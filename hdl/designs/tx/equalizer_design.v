==> flow/design.v <==
module equalizer #(parameter NOOFBITS = 32,parameter K1=1,parameter K2=1,parameter K3=1, parameter K4=1)(
    input [NOOFBITS-1:0] ip_sig, 
    output reg [NOOFBITS-1:0] op_sig,
    input clk,
    input rst
);
reg [NOOFBITS-1:0] prev_ip;
reg [NOOFBITS-1:0] prev_op;
reg [NOOFBITS-1:0] prev_op_bytwoclkcycles;
always @(posedge clk) begin
    if (!rst) begin
        prev_ip<=ip_sig;
        prev_op<=op_sig;
        prev_op_bytwoclkcycles<=prev_op;
        op_sig<=(K1*ip_sig) - (K2*prev_ip) + (K3*prev_op)-(K4*prev_op_bytwoclkcycles);
    end
    else begin
    op_sig<=32'b0;
    prev_ip<=32'b0;
    prev_op<=32'b0;
    prev_op_bytwoclkcycles<=32'b0;
    end
end
endmodule
Step by step through the tools: equalizer
The steps from the RTL of equalizer to its reports follow in flow order.
Line numbers count from 1 in the design file above.
{"block": "design", "design": "equalizer", "clock_port": "clk", "library": "sky130hd", "lib_corner": "tt_025C_1v80"}

Elaborated design
Yosys after proc, flatten, opt, wreduce and memory -nomap, before mapping. Enables and synchronous resets that opt folds into registers are not counted as muxes. Memory bits, and registers merged into a memory's read port (data or address), are not among the register bits. Print and check cells are not counted. Equal cells are merged and count once.
{"block": "word_totals", "regBits": 128, "inputBits": 34, "elab_cells": 7}
{"block": "op_classes", "addsub": 3}
{"block": "op_table", "op": "32-bit subtractor", "n": 2}
{"block": "op_table", "op": "32-bit adder", "n": 1}

Longest topological paths
Depth = most cells in a row (Yosys ltp): at word level without a register or memory, in the mapped netlist without a sequential cell, where the memories' decode and read muxes count.
{"block": "logic_depth", "depth_word": 3, "ABC_AREA": 0, "depth_mapped": 16, "mapped_depth_nobuf": 16}

Mapped cells and area
Yosys stat after the flow's synthesis: flattened, memories mapped to cells. It holds for the ABC_AREA given above (unset counts as 0); a run with the other value may have another netlist.
{"block": "by_type", "cell_type": "sky130_fd_sc_hd__dfxtp_1", "n": 128, "type_area_um2": 2.56E+03}
{"block": "by_type", "cell_type": "sky130_fd_sc_hd__fa_1", "n": 62, "type_area_um2": 1241.19}
{"block": "by_type", "cell_type": "sky130_fd_sc_hd__inv_1", "n": 130, "type_area_um2": 487.968}
{"block": "by_type", "cell_type": "sky130_fd_sc_hd__ha_1", "n": 32, "type_area_um2": 400.384}
{"block": "by_type", "cell_type": "sky130_fd_sc_hd__nor2_1", "n": 96, "type_area_um2": 360.346}
{"block": "by_type", "cell_type": "sky130_fd_sc_hd__nor2b_1", "n": 44, "type_area_um2": 275.264}
{"block": "by_type", "cell_type": "sky130_fd_sc_hd__xnor2_1", "n": 18, "type_area_um2": 157.651}
{"block": "by_type", "cell_type": "sky130_fd_sc_hd__a21o_1", "n": 20, "type_area_um2": 150.144}
{"block": "by_type", "cell_type": "sky130_fd_sc_hd__a21oi_1", "n": 23, "type_area_um2": 115.11}
{"block": "by_type", "cell_type": "sky130_fd_sc_hd__xor2_1", "n": 10, "type_area_um2": 87.584}
{"block": "by_type", "cell_type": "sky130_fd_sc_hd__nand2_1", "n": 20, "type_area_um2": 75.072}
{"block": "by_type", "cell_type": "sky130_fd_sc_hd__o21ai_0", "n": 13, "type_area_um2": 65.062}
{"block": "by_type", "cell_type": "sky130_fd_sc_hd__a31oi_1", "n": 9, "type_area_um2": 56.304}
{"block": "by_type", "cell_type": "sky130_fd_sc_hd__clkbuf_1", "n": 15, "type_area_um2": 56.304}
{"block": "by_type", "cell_type": "sky130_fd_sc_hd__o21a_1", "n": 5, "type_area_um2": 37.536}
{"block": "by_type", "cell_type": "sky130_fd_sc_hd__o21bai_1", "n": 5, "type_area_um2": 37.536}
{"block": "by_type", "cell_type": "sky130_fd_sc_hd__a211o_1", "n": 4, "type_area_um2": 35.034}
{"block": "by_type", "cell_type": "sky130_fd_sc_hd__nand4_1", "n": 5, "type_area_um2": 31.28}
Not listed: further types 31, cells in them 53.
{"block": "mapped", "cell_count": 692, "mapped_area_um2": 6638.9, "flip_flops": 128, "n_buf": 22}

Path before layout
OpenSTA on the mapped netlist: ideal clock, no wires. The path of least setup slack (recovery checks aside). Input and output delay are each 20% of the period. Register names are those of the netlist, which keeps one name where synthesis merged equal registers.
{"block": "synth_path", "kind": "input -> register", "from": "input port ip_sig[10]", "to": "register op_sig[31]", "clock_period_ns": 6.77, "launch_ns": 1.354, "arrival_time_ns": 4.412, "t_required_ns": 6.647, "slack_ns": 2.235, "path_delay_ns": 3.181, "driving_pins": 12, "path_buffers": 0, "synth_period_reached_ns": 4.535}
"path_delay_ns" = arrival - input delay + setup time.
"driving_pins": output pins that drive a net of the path, with the launching flip-flop's if there is one; two outputs of one cell count as two.
"synth_period_reached_ns" is the clock period less the worst setup slack; recovery checks do not enter. This is arithmetic on one report: input and output delays are still those of the set period (20% each).
The rows between start and end are the longest chain of elaborated cells between them; the timing report does not say that the signal goes this way. Where chains are equally long, one stands for them.
Each line given opens the expression or statement behind the cell; cells for indexed reads and writes are added by Yosys, which also makes memories of some case tables.
{"block": "synth_via", "path_cell_list": "sky130_fd_sc_hd__inv_1 -> sky130_fd_sc_hd__fa_1 -> sky130_fd_sc_hd__fa_1 -> sky130_fd_sc_hd__inv_1 -> sky130_fd_sc_hd__ha_1 -> sky130_fd_sc_hd__and2_4 -> sky130_fd_sc_hd__and3_1 -> sky130_fd_sc_hd__a211o_1 -> sky130_fd_sc_hd__a41oi_2 -> sky130_fd_sc_hd__o21ai_2 -> sky130_fd_sc_hd__a221oi_2 -> sky130_fd_sc_hd__mux2_1", "elab_chain_len": 3, "cells_between": 3, "cone_classes": "add/sub: 3"}
{"block": "synth_lines", "item": "start: declaration", "line_no": 2, "source": "input [NOOFBITS-1:0] ip_sig,"}
{"block": "synth_lines", "item": "32-bit subtractor", "line_no": 15, "source": "op_sig<=(K1*ip_sig) - (K2*prev_ip) + (K3*prev_op)-(K4*prev_op_bytwoclkcycles);"}
{"block": "synth_lines", "item": "32-bit adder", "line_no": 15}
{"block": "synth_lines", "item": "32-bit subtractor", "line_no": 15}
{"block": "synth_lines", "item": "end: assignment", "line_no": 15}
{"block": "synth_lines", "item": "end: assignment", "line_no": 18, "source": "op_sig<=32'b0;"}
{"block": "synth_lines", "item": "end: declaration", "line_no": 3, "source": "output reg [NOOFBITS-1:0] op_sig,"}

Path in the finished layout
Path of least setup slack in the final report of entry B (OpenROAD, finished layout, wires in). Where an end is a register, its clock arrival counts in the times.
{"block": "layout_path", "kind": "input -> register", "from": "input port ip_sig[0]", "to": "register op_sig[26]", "clock_period_ns": 4.57, "launch_ns": 0.91, "arrival_time_ns": 4.60, "t_required_ns": 4.83, "slack_ns": 0.23, "driving_pins": 17, "path_buffers": 2}
The rows between start and end are the longest chain of elaborated cells between them; the timing report does not say that the signal goes this way. Where chains are equally long, one stands for them.
{"block": "layout_via", "path_cell_list": "sky130_fd_sc_hd__clkdlybuf4s50_1 -> sky130_fd_sc_hd__fa_1 -> sky130_fd_sc_hd__inv_1 -> sky130_fd_sc_hd__fa_1 -> sky130_fd_sc_hd__inv_1 -> sky130_fd_sc_hd__ha_1 -> sky130_fd_sc_hd__inv_1 -> sky130_fd_sc_hd__fa_1 -> sky130_fd_sc_hd__nor2b_2 -> sky130_fd_sc_hd__o2111ai_1 -> sky130_fd_sc_hd__a21bo_2 -> sky130_fd_sc_hd__a2111oi_4 -> sky130_fd_sc_hd__buf_4 -> sky130_fd_sc_hd__o21bai_1 -> sky130_fd_sc_hd__a31o_1 -> sky130_fd_sc_hd__xor2_1 -> sky130_fd_sc_hd__nor2_1", "elab_chain_len": 3, "cells_between": 3, "cone_classes": "add/sub: 3"}
{"block": "layout_lines", "item": "start: declaration", "line_no": 2, "source": "input [NOOFBITS-1:0] ip_sig,"}
{"block": "layout_lines", "item": "32-bit subtractor", "line_no": 15, "source": "op_sig<=(K1*ip_sig) - (K2*prev_ip) + (K3*prev_op)-(K4*prev_op_bytwoclkcycles);"}
{"block": "layout_lines", "item": "32-bit adder", "line_no": 15}
{"block": "layout_lines", "item": "32-bit subtractor", "line_no": 15}
{"block": "layout_lines", "item": "end: assignment", "line_no": 15}
{"block": "layout_lines", "item": "end: assignment", "line_no": 18, "source": "op_sig<=32'b0;"}
{"block": "layout_lines", "item": "end: declaration", "line_no": 3, "source": "output reg [NOOFBITS-1:0] op_sig,"}

Flow measurements of equalizer on sky130hd: 2 stored runs with different settings, listed in no order. Input and output delays are each 20% of the period that was set; the output load is 0.01 pF.
"achieved_clock_period_ns" means the clock period less the worst setup slack. The figure is calculated, with input and output delays left at 20% of the set period.
"worst_path_ns": the worst setup path's part of the clock period (all of it between registers, 20% less for each end at a port) less its slack. A launch clock that arrives late makes it longer, a capture clock that arrives late makes it shorter.
"power.total_uw" rests on the timing tool's default activity at the inputs, not on a simulated workload.

{"run": "entry A", "settings": { "period_ns": 3.52, "CORE_UTILIZATION": 65, "PLACE_DENSITY": 0.57, "HOLD_SLACK_MARGIN": -0.03, "CORE_ASPECT_RATIO": 1.93, "CORE_MARGIN": 6, "CELL_PAD_IN_SITES_DETAIL_PLACEMENT": 1, "ABC_AREA": 0, "CAP_MARGIN": 5, "SLEW_MARGIN": 30, "MIN_ROUTING_LAYER": "met1", "MAX_ROUTING_LAYER": "met5" }, "outcome": "no final report: placement broke off with DPL-0033"}
{"run": "entry B", "settings": { "period_ns": 4.57, "CORE_UTILIZATION": 31, "CAP_MARGIN": 20, "CORE_MARGIN": 2, "SLEW_MARGIN": 20 }, "results": { "worst_path_ns": 3.42, "critical_path_kind": "input -> register", "tns_ns": 0.000, "achieved_clock_period_ns": 4.335, "setup_ws_ns": 0.235, "power.total_uw": 6279, "cell_area_final_um2": 8594.5, "layout_utilization_pct": 40.9, "total_die_area_um2": 22602.1, "worst_hold_slack_ns": 0.459, "yosys.chip_area_um2": 6638.9 }}
